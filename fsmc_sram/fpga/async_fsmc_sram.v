==> flow/design.v <==
`timescale 1ns / 1ps
module async_fsmc_sram #(
	parameter real SIM_DELAY = 1  
)(
	input wire aclk,
	input wire aresetn,
	input wire fsmc_nex,
	input wire fsmc_nwe,
	input wire fsmc_noe,
	input wire[1:0] fsmc_nbl,
	input wire[15:0] fsmc_da_i,
	output wire[15:0] fsmc_da_o,
	output wire[15:0] fsmc_da_t,  
	output wire sram_clk,
	output wire sram_en,
	output wire[1:0] sram_wen,
	output wire[15:0] sram_addr,
	output wire[15:0] sram_din,
	input wire[15:0] sram_dout
);
	reg fsmc_nex_d1;
	reg fsmc_nex_d2;
	reg fsmc_nex_d3;
	reg fsmc_nwe_d1;
	reg fsmc_nwe_d2;
	reg fsmc_nwe_d3;
	reg fsmc_noe_d1;
	reg fsmc_noe_d2;
	reg fsmc_noe_d3;
	reg[15:0] fsmc_addr_latched;
	reg[1:0] fsmc_nbl_latched;
	wire on_fsmc_nex_neg;
	reg on_fsmc_nex_neg_d1;
	wire on_fsmc_nwe_pos;
	assign fsmc_da_o = sram_dout;
	assign fsmc_da_t = {16{fsmc_nex | fsmc_noe}};
	assign sram_clk = aclk;
	assign sram_en = on_fsmc_nex_neg_d1 | ((~fsmc_nex_d2) & on_fsmc_nwe_pos);
	assign sram_wen = {2{on_fsmc_nwe_pos}} & (~fsmc_nbl_latched);
	assign sram_addr = fsmc_addr_latched;
	assign sram_din = fsmc_da_i;
	assign on_fsmc_nex_neg = (~fsmc_nex_d2) & fsmc_nex_d3;
	assign on_fsmc_nwe_pos = fsmc_nwe_d2 & (~fsmc_nwe_d3);
	always @(posedge aclk or negedge aresetn)
	begin
		if(~aresetn)
		begin
			{fsmc_nex_d3, fsmc_nex_d2, fsmc_nex_d1} <= 3'b111;
			{fsmc_nwe_d3, fsmc_nwe_d2, fsmc_nwe_d1} <= 3'b111;
			{fsmc_noe_d3, fsmc_noe_d2, fsmc_noe_d1} <= 3'b111;
		end
		else
		begin
			{fsmc_nex_d3, fsmc_nex_d2, fsmc_nex_d1} <= # SIM_DELAY {fsmc_nex_d2, fsmc_nex_d1, fsmc_nex};
			{fsmc_nwe_d3, fsmc_nwe_d2, fsmc_nwe_d1} <= # SIM_DELAY {fsmc_nwe_d2, fsmc_nwe_d1, fsmc_nwe};
			{fsmc_noe_d3, fsmc_noe_d2, fsmc_noe_d1} <= # SIM_DELAY {fsmc_noe_d2, fsmc_noe_d1, fsmc_noe};
		end
	end
	always @(posedge aclk or negedge aresetn)
	begin
		if(~aresetn)
			on_fsmc_nex_neg_d1 <= 1'b0;
		else
			on_fsmc_nex_neg_d1 <= # SIM_DELAY on_fsmc_nex_neg;
	end
	always @(posedge aclk)
	begin
		if(on_fsmc_nex_neg)
		begin
			fsmc_addr_latched <= # SIM_DELAY fsmc_da_i;
			fsmc_nbl_latched <= # SIM_DELAY fsmc_nbl;
		end
	end
endmodule
# Reports on async_fsmc_sram
# Tool output for the design above, in the order of the flow.
# Lines are those of the file above, counted from 1.
# Operators carry their Yosys type and port widths (W data, S select, Z words).
# Cell names lack the library's common part.
# The mark - stands for no value.
[inputs]
top_module = "async_fsmc_sram"
clock = "aclk"
cell_library = "sky130hd"
corner = "tt_025C_1v80"

# Word-level counts
# Source: Yosys, flattened and elaborated, memories not mapped. Widths are those after wreduce; folded enables and synchronous resets count as part of the registers. Registers that Yosys merges into a memory's read port (data or address) are not register bits. Print and check cells do not count. Equal cells are merged and count once.
[bits]
clocked_rd_ports_x_width = 0
regBits = 25
inputBits = 39
latchBits = 0
mem_bits_ro = 0
ram_bits = 0
mem_count = 0
word_cells = 18
[classes]
n_eq = 0
n_cmp = 0
div_mod_pow = 0
multipliers = 0
bitwise = 9
reduce_and_logical = 0
n_mux = 0
addsub = 0
shift = 0
[ops]
columns = ["op", "count"]
rows = [
  ["$and A1 B1 Y1", 3],
  ["$or A1 B1 Y1", 2],
  ["$not A1 Y1", 2],
  ["$and A2 B2 Y2", 1],
  ["$not A2 Y2", 1],
]

# Depth
# Depth = most cells in a row (Yosys ltp): at word level without a register or memory, in the mapped netlist without a sequential cell, where the memories' decode and read muxes count.
[depth]
word_depth = 4
ABC_AREA = 0
mapped_depth = 2

# Netlist
# The flow's flattened synthesis, as Yosys stat reports it; memories are mapped. The netlist is that of the ABC_AREA named above (0 if unset); the other value can give another one.
# The area totals of this step are shown rounded.
[synth_totals]
cells = 79
ffs = 25
yosys_area_um2 = 1130
n_buf = 48
[by_type]
columns = ["cell", "count", "type_area_um2"]
rows = [
  ["edfxtp_1", 18, 540.518],
  ["buf_4", 48, 360.346],
  ["dfstp_2", 6, 157.651],
  ["dfrtp_1", 1, 25.024],
  ["nand2b_4", 1, 13.763],
  ["o21bai_2", 1, 11.261],
  ["nor2_1", 2, 7.507],
  ["nor2b_1", 1, 6.256],
  ["or2_1", 1, 6.256],
]

# Settings and measured results of 2 stored flow runs for module async_fsmc_sram (sky130hd), not sorted in any way. The constraints put input and output delay at 20% of the set period each and load the outputs with 0.01 pF.
# By "achieved_clock_period_ns" is meant the clock period of the run minus its worst setup slack. This is arithmetic on one report: input and output delays are still those of the set period (20% each).
# By "worstPathTime_ns" is meant the share of the clock period that the worst setup path is allowed (20% is reserved at inputs, 20% at outputs), minus its slack. Clock arrival times at its registers enter into it.
# By "power_uw" is meant OpenSTA's value without simulated activity: inputs other than the clock are taken to toggle once in ten clock periods, and the tool carries that through the logic.
# Values from the reports are rounded here.

[[run]]
name = "entry A"
[run.settings]
period_ns = 1.3
CORE_UTILIZATION = 23
SETUP_SLACK_MARGIN = 0.14
PLACE_DENSITY = 0.77
TNS_END_PERCENT = 25
GPL_ROUTABILITY_DRIVEN = 1
CTS_CLUSTER_SIZE = 28
CTS_CLUSTER_DIAMETER = 299
CAP_MARGIN = 15
CORE_MARGIN = 2
SLEW_MARGIN = 20
[run.results]
worst_setup_slack_ns = -0.173
worstPathTime_ns = 1.21
critical_path_kind = "register to output"
final_setup_tns_ns = -0.480
final_util_frac = 0.34
achieved_clock_period_ns = 1.473
final_die_area_um2 = 5480
final_stdcell_area_um2 = 1610
synthArea_um2 = 1130
power_uw = 1910
timing.hold.ws_ns = 0.127

[[run]]
name = "entry B"
[run.settings]
period_ns = 1.73
CORE_UTILIZATION = 63
PLACE_DENSITY = 0.49
CORE_ASPECT_RATIO = 0.76
CORE_MARGIN = 10
CELL_PAD_IN_SITES_GLOBAL_PLACEMENT = 1
TNS_END_PERCENT = 75
CTS_CLUSTER_SIZE = 52
CTS_CLUSTER_DIAMETER = 288
CAP_MARGIN = 25
SLEW_MARGIN = 20
[run.results]
outcome = "did not finish, placement stopped with GPL-0301"
